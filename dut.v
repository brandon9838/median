==> flow/design.v <==
module dut #(
    parameter N = 9
)(
    input           clk,
    input           rst,
    input           in_valid,
    input [7 :  0]  in,
    output reg      in_ready,
    output          out_ready,
    output[7 :  0]  out
);
function    [15 :0] swapper ;
    input   [7:0] a ;
    input   [7:0] b ;
    begin
        if (a>b)
            swapper={a,b};
        else
            swapper={b,a};
    end
endfunction
localparam IDLE=4'd0;
localparam INPUT_DATA=4'd1;
localparam CALC=4'd2;
genvar g;
reg     [2  :0] state;
reg     [2  :0] state_nxt;
reg     [7  :0] data[0:8];
reg     [7  :0] data_nxt_sel_0[0:8];
reg     [7  :0] data_nxt_swp_0[0:8];
reg     [7  :0] data_nxt_sel_1[0:8];
reg     [7  :0] data_nxt_swp_1[0:8];
reg     [7  :0] data_nxt_sel_2[0:8];
reg     [7  :0] data_nxt_swp_2[0:8];
reg     [7  :0] data_nxt[0:8];
reg     [3  :0] cnt_input;
reg     [3  :0] cnt_calc;
wire    [7  :0] probe_0;
wire    [7  :0] probe_1;
wire    [7  :0] probe_2;
wire    [7  :0] probe_3;
wire    [7  :0] probe_4;
wire    [7  :0] probe_5;
wire    [7  :0] probe_6;
wire    [7  :0] probe_7;
wire    [7  :0] probe_8;
assign probe_0 = data[0];
assign probe_1 = data[1];
assign probe_2 = data[2];
assign probe_3 = data[3];
assign probe_4 = data[4];
assign probe_5 = data[5];
assign probe_6 = data[6];
assign probe_7 = data[7];
assign probe_8 = data[8];
always@(*)begin
    state_nxt=state;
    if(state==IDLE)begin
        if(in_ready)
            state_nxt=INPUT_DATA;
    end
    else if(state==INPUT_DATA)begin
        if(cnt_input==9)
            state_nxt=CALC;
    end
    else if(state==CALC)begin
        if (out_ready)begin
            state_nxt=IDLE;
        end
    end 
end
always@(posedge clk or negedge rst)begin
    if(!rst)
        state<=IDLE;
    else
        state<=state_nxt;
end
always @(posedge clk or negedge rst) begin
    if(!rst)
        in_ready<=0;
    else begin
        if (state==IDLE)
            in_ready<=1;
        else if(in_valid)
            in_ready<=0;
    end
end
always @(posedge clk or negedge rst) begin
    if(!rst)
        cnt_input<=0;
    else begin
        if (in_valid)
            cnt_input<=cnt_input+1;
        else if(cnt_input==9)
            cnt_input<=0;
    end
end
always @(posedge clk or negedge rst) begin
    if(!rst)
        cnt_calc<=0;
    else begin
        if (state==CALC)
            cnt_calc<=cnt_calc+1;
        else if(cnt_calc>=3)
            cnt_calc<=0;
    end
end
generate
for(g=0;g<9;g=g+1)begin: data_sel_0
    always@(*)begin
        data_nxt_sel_0[g]=  (state!=CALC)   ?0:
                            (cnt_calc==0)   ?data[g]:
                            data[8-g];
    end
end
endgenerate
generate
for(g=0;g<4;g=g+1)begin: data_swp_0
    always@(*)begin
        {data_nxt_swp_0[2*g+1],data_nxt_swp_0[2*g]}=    swapper(data_nxt_sel_0[2*g+1],data_nxt_sel_0[2*g]);
    end
end
always@(*)begin
    data_nxt_swp_0[8]= data_nxt_sel_0[8];
end
endgenerate
generate
always@(*)begin
    data_nxt_sel_1[8]=  data_nxt_swp_0[8];
end
for(g=0;g<4;g=g+1)begin: data_sel_1
    always@(*)begin
        data_nxt_sel_1[2*g+0]=  (cnt_calc[0])? data_nxt_swp_0[2*g+1] : data_nxt_swp_0[2*g+0];
        data_nxt_sel_1[2*g+1]=  (cnt_calc[0])? data_nxt_swp_0[2*g+0] : data_nxt_swp_0[2*g+1];
    end
end
endgenerate
generate
for(g=0;g<4;g=g+1)begin: data_swp_1
    always@(*)begin
        {data_nxt_swp_1[2*g+2],data_nxt_swp_1[2*g+1]}=    swapper(data_nxt_sel_1[2*g+2],data_nxt_sel_1[2*g+1]);
    end
end
always@(*)begin
    data_nxt_swp_1[0]= data_nxt_sel_1[0];
end
endgenerate
generate
always@(*)begin
    data_nxt_sel_2[0]=  data_nxt_swp_1[0];
end
for(g=0;g<4;g=g+1)begin: data_sel_2
    always@(*)begin
        data_nxt_sel_2[2*g+1]=  (cnt_calc[0])? data_nxt_swp_1[2*g+2] : data_nxt_swp_1[2*g+1];
        data_nxt_sel_2[2*g+2]=  (cnt_calc[0])? data_nxt_swp_1[2*g+1] : data_nxt_swp_1[2*g+2];
    end
end
endgenerate
generate
for(g=0;g<4;g=g+1)begin: data_swp_2
    always@(*)begin
        {data_nxt_swp_2[2*g+1],data_nxt_swp_2[2*g]}=    swapper(data_nxt_sel_2[2*g+1],data_nxt_sel_2[2*g]);
    end
end
always@(*)begin
    data_nxt_swp_2[8]= data_nxt_sel_2[8];
end
endgenerate
generate
always@(*)begin
    data_nxt[8]=  data_nxt_swp_2[8];
end
for(g=0;g<4;g=g+1)begin: data_sel_3
    always@(*)begin
        data_nxt[2*g+0]=  (cnt_calc[0])? data_nxt_swp_2[2*g+1] : data_nxt_swp_2[2*g+0];
        data_nxt[2*g+1]=  (cnt_calc[0])? data_nxt_swp_2[2*g+0] : data_nxt_swp_2[2*g+1];
    end
end
endgenerate
generate
for(g=0;g<8;g=g+1)begin: data_reg
    always@(posedge clk or negedge rst)begin
        if(!rst)
            data[g]<=0;
        else begin
            if (in_valid)
                data[g]<=data[g+1];
            else if(state==CALC)
                data[g]<=data_nxt[g];
        end
    end
end
always@(posedge clk or negedge rst)begin
    if(!rst)
        data[8]<=0;
    else begin
        if (in_valid)
            data[8]<=in;
        else if(state==CALC)
            data[8]<=data_nxt[8];
    end
end
endgenerate
assign out_ready=(cnt_calc==3);
assign out=data[4];
endmodule
# Tool chain data of dut
# What the tools print for dut, step after step.
# Lines are those of the file above, counted from 1.
# Operators carry their Yosys type and port widths (W data, S select, Z words).
# Cell names lack the library's common part.
# Not given: n/a
[design]
design = "dut"
clock_port = "clk"
cell_library = "sky130hd"
lib_corner = "tt_025C_1v80"

# After elaboration
# Yosys after proc, flatten, opt, wreduce and memory -nomap, before mapping. Print and check cells are not counted. Equal cells are merged and count once.
[bits]
ff_bits = 84
output_inout_bits = 10
wordCells = 127
[op_classes]
addsub = 2
cmp = 13
eq_ne = 7
muxes = 83
reduce_logical = 9
[ops]
columns = ["cell", "count"]
rows = [
  ["$mux W8", 59],
  ["$mux W16", 12],
  ["$gt A8 B8 Y1", 12],
  ["$mux W3", 6],
  ["$mux W4", 4],
  ["$reduce_bool A2 Y1", 4],
  ["$add A4 B1 Y4 const B", 2],
  ["$reduce_bool A3 Y1", 2],
  ["$ge A4 B2 Y1 const B", 1],
  ["$eq A4 B2 Y1 const B", 1],
  ["$eq A4 B4 Y1 const B", 1],
  ["$logic_not A4 Y1", 1],
  ["$reduce_and A4 Y1", 1],
  ["$eq A3 B1 Y1 const B", 1],
  ["$ne A3 B1 Y1 const B", 1],
  ["$eq A3 B2 Y1 const B", 1],
  ["$ne A3 B2 Y1 const B", 1],
  ["$logic_not A3 Y1", 1],
  ["$ne A2 B2 Y1 const B", 1],
  ["$mux W1", 2],
]

# Depth
# Depth = most cells in a row (Yosys ltp): at word level without a register or memory, in the mapped netlist without a sequential cell, where the memories' decode and read muxes count.
[logic_depth]
word_depth = 14
ABC_AREA = 0
mapped_depth = 49

# Synthesis result
# The flow's flattened synthesis, as Yosys stat reports it; memories are mapped. The netlist is that of the ABC_AREA named above (0 if unset); the other value can give another one.
# The area totals of this step are shown rounded.
[by_type]
columns = ["cell", "count", "type_area_um2"]
rows = [
  ["dfrtp_1", 83, 2.08E+03],
  ["ha_1", 92, 1.15E+03],
  ["mux2i_1", 84, 840.806],
  ["nand2_1", 174, 653.126],
  ["a21oi_1", 86, 430.413],
  ["a22oi_1", 56, 420.403],
  ["inv_1", 101, 379.114],
  ["o21ai_0", 75, 375.36],
  ["mux2_2", 32, 360.346],
  ["o221ai_1", 40, 350.336],
  ["clkbuf_1", 55, 206.448],
  ["a21o_1", 24, 180.173],
  ["nor2_1", 44, 165.158],
  ["xnor2_1", 16, 140.134],
  ["nand3_1", 23, 115.11],
  ["nand2b_1", 17, 106.352],
  ["a221oi_1", 12, 105.101],
  ["and2_1", 14, 87.584],
]
# Other cell types: 57; their cells: 165.
[synth_totals]
cell_count = 1193
mapped_area_mm2 = 0.0094
ff_cells = 84
n_buf = 75

# Timing after synthesis
# OpenSTA on the mapped netlist: ideal clock, no wires. The path of least setup slack (recovery checks aside). Input and output delay are each 20% of the period. Register names are those of the netlist, which keeps one name where synthesis merged equal registers.
[synth_path]
path_kind = "register to register"
start = "register cnt_calc[0]"
end = "register data[0][1]"
period_ps = 10400
setup_ps = 142
arrival_ps = 9294
required_ps = 10258
setup_slack_ps = 964
delay_ps = 9436
stages = 49
synth_period_reached_ps = 9436
# "delay_ps" = arrival - input delay + setup time.
# "stages": output pins that drive a net of the path, with the launching flip-flop's if there is one; two outputs of one cell count as two.
# "synth_period_reached_ps" = period - worst setup slack (recovery checks aside). The figure is calculated, with input and output delays left at 20% of the set period.
# Between the ends stands the longest chain of elaborated cells between them, by number of cells; it is not shown to be the way that was timed. Of several equally long chains one is given.
# Each line given opens the expression or statement behind the cell; cells for indexed reads and writes are added by Yosys, which also makes memories of some case tables.
# At most two assigning lines are given for a register; there are more.
[synth_via]
cell_sequence = "dfrtp_1 > clkbuf_1 > clkinv_1 > clkbuf_1 > ha_1 > or3b_1 > buf_2 > buf_6 > clkbuf_1 > buf_1 > nand2_1 > a21oi_1 > inv_1 > ha_1 > and4_1 > nand3_1 > o211ai_1 > a22oi_2 > (+13 left out) > a211oi_1 > xnor2_1 > buf_2 > mux2_2 > inv_1 > ha_1 > nor2b_1 > o21a_1 > o21ai_0 > nand2b_1 > a21oi_1 > o21ai_0 > o21ai_0 > xnor2_1 > clkbuf_1 > inv_1 > a22oi_1 > o221ai_1"
elab_chain_len = 14
cone_cells = 24
lines_between = 9
[synth_lines]
columns = ["element", "line", "source"]
rows = [
  ["from (decl)", 37, "reg     [3  :0] cnt_calc;"],
  ["from (assign)", 100, "cnt_calc<=0;"],
  ["from (assign)", 103, "cnt_calc<=cnt_calc+1;"],
  ["$logic_not A4 Y1", 112, "(cnt_calc==0)   ?data[g]:"],
  ["$mux W8", 112, ""],
  ["$mux W8", 111, "data_nxt_sel_0[g]=  (state!=CALC)   ?0:"],
  ["$gt A8 B8 Y1", 16, "if (a>b)"],
  ["$mux W16", 16, ""],
  ["$mux W8", 133, "data_nxt_sel_1[2*g+0]=  (cnt_calc[0])? data_nxt_swp_0[2*g+1] : data_nxt_swp_0[2*g+0];"],
  ["$gt A8 B8 Y1", 16, ""],
  ["$mux W16", 16, ""],
  ["$mux W8", 154, "data_nxt_sel_2[2*g+1]=  (cnt_calc[0])? data_nxt_swp_1[2*g+2] : data_nxt_swp_1[2*g+1];"],
  ["$gt A8 B8 Y1", 16, ""],
  ["$mux W16", 16, ""],
  ["$mux W8", 175, "data_nxt[2*g+0]=  (cnt_calc[0])? data_nxt_swp_2[2*g+1] : data_nxt_swp_2[2*g+0];"],
  ["$mux W8", 188, "else if(state==CALC)"],
  ["$mux W8", 186, "if (in_valid)"],
  ["to (assign)", 187, "data[g]<=data[g+1];"],
  ["to (assign)", 189, "data[g]<=data_nxt[g];"],
  ["to (decl)", 28, "reg     [7  :0] data[0:8];"],
]

# Worst path after layout
# From the final timing report of flow run A: the path of least setup slack in the routed layout; clock arrival at registers is part of the times.
# The path's times are printed in steps of 10 ps; the period is the one set.
[layout_path]
path_kind = "register to register"
start = "register cnt_calc[0]"
end = "register data[5][1]"
period_ps = 6480
setup_ps = 110
arrival_ps = 7950
required_ps = 6740
setup_slack_ps = -1210
stages = 42
# Between the ends stands the longest chain of elaborated cells between them, by number of cells; it is not shown to be the way that was timed. Of several equally long chains one is given.
# At most two assigning lines are given for a register; there are more.
[layout_via]
cell_sequence = "dfrtp_2 > clkinv_8 > ha_4 > or3b_4 > buf_12 > buf_12 > nand2_1 > a21oi_2 > inv_1 > ha_1 > and4_1 > and4_1 > a211o_1 > a31o_4 > xnor2_4 > buf_6 > buf_4 > o21ai_0 > (+6 left out) > xnor2_4 > buf_6 > buf_6 > mux2i_4 > ha_4 > nor2b_1 > o21a_1 > o21ai_1 > nand2b_1 > a21oi_2 > o21ai_1 > o21ai_1 > buf_4 > xnor2_2 > buf_4 > nor2_1 > a221oi_2 > o2bb2ai_2"
elab_chain_len = 14
cone_cells = 32
lines_between = 10
[layout_lines]
columns = ["element", "line", "source"]
rows = [
  ["from (decl)", 37, "reg     [3  :0] cnt_calc;"],
  ["from (assign)", 100, "cnt_calc<=0;"],
  ["from (assign)", 103, "cnt_calc<=cnt_calc+1;"],
  ["$logic_not A4 Y1", 112, "(cnt_calc==0)   ?data[g]:"],
  ["$mux W8", 112, ""],
  ["$mux W8", 111, "data_nxt_sel_0[g]=  (state!=CALC)   ?0:"],
  ["$gt A8 B8 Y1", 16, "if (a>b)"],
  ["$mux W16", 16, ""],
  ["$mux W8", 133, "data_nxt_sel_1[2*g+0]=  (cnt_calc[0])? data_nxt_swp_0[2*g+1] : data_nxt_swp_0[2*g+0];"],
  ["$gt A8 B8 Y1", 16, ""],
  ["$mux W16", 16, ""],
  ["$mux W8", 154, "data_nxt_sel_2[2*g+1]=  (cnt_calc[0])? data_nxt_swp_1[2*g+2] : data_nxt_swp_1[2*g+1];"],
  ["$gt A8 B8 Y1", 16, ""],
  ["$mux W16", 16, ""],
  ["$mux W8", 176, "data_nxt[2*g+1]=  (cnt_calc[0])? data_nxt_swp_2[2*g+0] : data_nxt_swp_2[2*g+1];"],
  ["$mux W8", 188, "else if(state==CALC)"],
  ["$mux W8", 186, "if (in_valid)"],
  ["to (assign)", 187, "data[g]<=data[g+1];"],
  ["to (assign)", 189, "data[g]<=data_nxt[g];"],
  ["to (decl)", 28, "reg     [7  :0] data[0:8];"],
]

# 2 stored runs of dut in the flow (synthesis by Yosys, layout by OpenROAD, sky130hd cells), in arbitrary order. Constraints: input delay and output delay 20% of the set period each, output load 0.01 pF.
# By "period_reached_ps" is meant the clock period of the run minus its worst setup slack. This is arithmetic on one report: input and output delays are still those of the set period (20% each).
# "worst_path_time_ps" is the time allowed to the run's worst setup path (the clock period less input and output delay, where it has them) less its slack. Clock arrival times count: a late capture clock shortens it, a late launch clock lengthens it.
# "final_power_uw" is the tool's figure for a default switching activity; nothing was simulated.
# "worst_path_time_ps" is given in steps of 10 ps.
# Values from the reports are rounded here.

[[run]]
name = "flow run A"
[run.settings]
period_ns = 6.48
CORE_UTILIZATION = 18
PLACE_DENSITY_LB_ADDON = 0.21
CORE_ASPECT_RATIO = 0.57
CELL_PAD_IN_SITES_DETAIL_PLACEMENT = 2
ABC_AREA = 0
GPL_ROUTABILITY_DRIVEN = 0
CTS_CLUSTER_SIZE = 79
CAP_MARGIN = 20
CORE_MARGIN = 2
SLEW_MARGIN = 20
[run.results]
yosys.chip_area_mm2 = 0.0094
design_die_area_mm2 = 0.054
layout_stdcell_area_mm2 = 0.016
fin_util_pct = 32
ws_setup_ps = -1200
setup_tns_ps = -69000
hold_ws_ps = 540
final_power_uw = 8500
period_reached_ps = 7690
worst_path_time_ps = 7690
path_kind = "register to register"

[[run]]
name = "flow run B"
[run.settings]
period_ns = 8.25
CORE_UTILIZATION = 55
SETUP_SLACK_MARGIN = 0.08
PLACE_DENSITY_LB_ADDON = 0.12
CELL_PAD_IN_SITES_GLOBAL_PLACEMENT = 1
CELL_PAD_IN_SITES_DETAIL_PLACEMENT = 2
CTS_CLUSTER_DIAMETER = 145
SLEW_MARGIN = 20
MIN_ROUTING_LAYER = "met1"
CAP_MARGIN = 20
CORE_MARGIN = 2
[run.results]
outcome = "no results, placement failed with DPL-0033"
